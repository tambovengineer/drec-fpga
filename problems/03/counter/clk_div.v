==> flow/design.v <==
module clk_div #(parameter DIV = 11) (
    input clk,
    output clk_out
);
reg [DIV:0]cnt = 0;
assign clk_out = cnt[DIV];
always @(posedge clk) begin
    cnt <= cnt + 1;
end
endmodule
Step by step through the tools: clk_div
Tool output for the design above, in the order of the flow.
Lines are those of the file above, counted from 1.
Operators carry their Yosys type and port widths (W data, S select, Z words).
Library cell names are shortened.
{"block": "inputs", "top": "clk_div", "clock": "clk", "lib": "sky130hd", "lib_corner": "tt_025C_1v80"}

Elaborated design
Counts by Yosys on the flattened word-level netlist (proc, flatten, opt, wreduce; memories kept). Register bits leave out memories and registers merged into their read ports (data or address); mux counts leave out enables and synchronous resets folded into registers. Print and check cells are left out. Cells with the same type and inputs are merged into one.
{"block": "op_classes", "n_addsub": 1, "n_shift": 0, "logic": 0, "n_mul": 0, "n_mux": 0, "cmp": 0, "div": 0, "reduce_and_logical": 0, "n_eq": 0}
{"block": "ops", "op": "$add A12 B1 Y12 const B", "count": 1}
{"block": "bits", "elab_cells": 2, "latch_bits": 0, "mem_count": 0, "regBits": 12, "ram_bits": 0, "rom_bits": 0, "clocked_rd_ports_x_width": 0}

Longest topological paths
Longest topological path by Yosys (ltp), each cell counted once; first at word level (registers and memories cut), then after technology mapping (sequential cells cut; the memories' decode and read muxes count).
{"block": "depth", "word_depth": 1, "abc_area": 0, "depth_mapped": 4, "ltp_nobuf": 4}

Mapped cells and area
Yosys stat after the flow's synthesis: flattened, memories mapped to cells. It holds for the ABC_AREA given above (unset counts as 0); a run with the other value may have another netlist.
Totals and module areas in this step are rounded.
{"block": "mapped", "stdcells": 41, "mapped_area_um2": 460, "n_buf": 0, "ffs": 12, "sequential_area_um2": 240}
{"block": "by_type", "cell_type": "dfxtp_1", "count": 12}
{"block": "by_type", "cell_type": "xor2_1", "count": 6}
{"block": "by_type", "cell_type": "xnor2_1", "count": 4}
{"block": "by_type", "cell_type": "nand4_4", "count": 1}
{"block": "by_type", "cell_type": "nand3_4", "count": 1}
{"block": "by_type", "cell_type": "nand3_1", "count": 3}
{"block": "by_type", "cell_type": "nor3_1", "count": 3}
{"block": "by_type", "cell_type": "ha_1", "count": 1}
{"block": "by_type", "cell_type": "nor4_2", "count": 1}
{"block": "by_type", "cell_type": "inv_1", "count": 3}
{"block": "by_type", "cell_type": "nand2_1", "count": 3}
{"block": "by_type", "cell_type": "nor2_1", "count": 3}

Path before layout
Source: OpenSTA report_checks on the synthesized netlist (no wires, ideal clock, input and output delay 20% of the period each), path of least setup slack; recovery checks are left aside. Register names are those of the netlist, which keeps one name where synthesis merged equal registers.
{"block": "synth_path", "path_kind": "register to register", "startpoint": "register cnt[0]", "endpoint": "register cnt[8]", "path_delay_ns": 1.046, "arrival_ns": 0.974, "setup_time_ns": 0.072, "path_buffers": 0, "clock_period_ns": 1.13, "t_first_pin_ns": 0.000, "path_stages": 5, "path_slack_ns": 0.084, "period_less_setup_slack_ns": 1.046}
"path_delay_ns" is the arrival time less input delay plus setup time.
"path_stages": output pins that drive a net of the path, with the launching flip-flop's if there is one; two outputs of one cell count as two.
"period_less_setup_slack_ns" is the clock period less the worst setup slack; recovery checks do not enter. This is arithmetic on one report: input and output delays are still those of the set period (20% each).
Between the ends stands the longest chain of elaborated cells between them, by number of cells; it is not shown to be the way that was timed. Of several equally long chains one is given.
A line is the first line of the expression or statement that the cell stems from. Yosys adds cells for indexed reads and writes and turns some case tables into memories.
{"block": "synth_between", "cell_sequence": "dfxtp_1 -> ha_1 -> nand2_1 -> nor3_1 -> xor2_1", "elab_chain_cells": 1, "cells_between": 1, "cone_lines": 1, "classes_between": "add/sub (1)"}
{"block": "synth_lines", "item": "from (decl)", "line_no": 5, "rtl": "reg [DIV:0]cnt = 0;"}
{"block": "synth_lines", "item": "from (assign)", "line_no": 8, "rtl": "cnt <= cnt + 1;"}
{"block": "synth_lines", "item": "$add A12 B1 Y12", "line_no": 8}
{"block": "synth_lines", "item": "to (assign)", "line_no": 8}
{"block": "synth_lines", "item": "to (decl)", "line_no": 5}

Timing after layout
From the final timing report of run 1: the path of least setup slack in the routed layout; clock arrival at registers is part of the times.
{"block": "layout_path", "path_kind": "register to output", "startpoint": "register cnt[11]", "endpoint": "output clk_out", "path_stages": 2, "path_buffers": 1, "out_delay_ns": 0.28, "clock_period_ns": 1.39, "arrival_ns": 0.89, "path_slack_ns": 0.22, "t_first_pin_ns": 0.27}
{"block": "layout_between", "cell_sequence": "dfxtp_1 -> dlygate4sd2_1", "elab_chain_cells": 0, "cells_between": 0, "cone_lines": 0}
{"block": "layout_lines", "item": "from (decl)", "line_no": 5, "rtl": "reg [DIV:0]cnt = 0;"}
{"block": "layout_lines", "item": "from (assign)", "line_no": 8, "rtl": "cnt <= cnt + 1;"}
{"block": "layout_lines", "item": "to (decl)", "line_no": 3, "rtl": "output clk_out"}

Memo
Re: implementation data of clk_div

clk_div through Yosys and OpenROAD on sky130hd: 2 stored runs, unordered, with their settings and measured results. The constraints put input and output delay at 20% of the set period each and load the outputs with 0.01 pF.
"period_less_ws_ns" means the clock period less the worst setup slack. The figure is calculated, with input and output delays left at 20% of the set period.
"worst_path_time_ns" = time allowed to the worst setup path (clock period - input delay - output delay, where it has them) - its slack; a late launch clock adds to it, a late capture clock takes from it.
"power_total_uw" rests on the timing tool's default activity at the inputs, not on a simulated workload.
Values from the reports are rounded here.

{"run": "run 1", "settings": { "period_ns": 1.39, "CAP_MARGIN": 20, "CORE_MARGIN": 2, "CORE_UTILIZATION": 40, "SLEW_MARGIN": 20 }, "results": { "synthesis_area_um2": 460, "total_die_area_um2": 1400, "post_route_stdcell_area_um2": 500, "util_pct": 47, "worstSetupSlack_ns": 0.22, "final_setup_tns_ns": 0.000, "hold_ws_ns": 0.44, "power_total_uw": 550, "period_less_ws_ns": 1.166, "worst_path_time_ns": 0.89, "worst_path_kind": "register to output" }}
{"run": "run 2", "settings": { "period_ns": 0.933, "CORE_UTILIZATION": 31, "PLACE_DENSITY_LB_ADDON": 0.04, "CORE_ASPECT_RATIO": 1.34, "CELL_PAD_IN_SITES_GLOBAL_PLACEMENT": 0, "GPL_ROUTABILITY_DRIVEN": 0, "CTS_CLUSTER_SIZE": 56, "CAP_MARGIN": 20, "MIN_ROUTING_LAYER": "met2", "MAX_ROUTING_LAYER": "met4", "CORE_MARGIN": 2, "SLEW_MARGIN": 20 }, "results": { "synthesis_area_um2": 460, "total_die_area_um2": 1800, "post_route_stdcell_area_um2": 740, "util_pct": 52, "worstSetupSlack_ns": -0.088, "final_setup_tns_ns": -0.34, "hold_ws_ns": 0.44, "power_total_uw": 810, "period_less_ws_ns": 1.021, "worst_path_time_ns": 1.02, "worst_path_kind": "register to register" }}
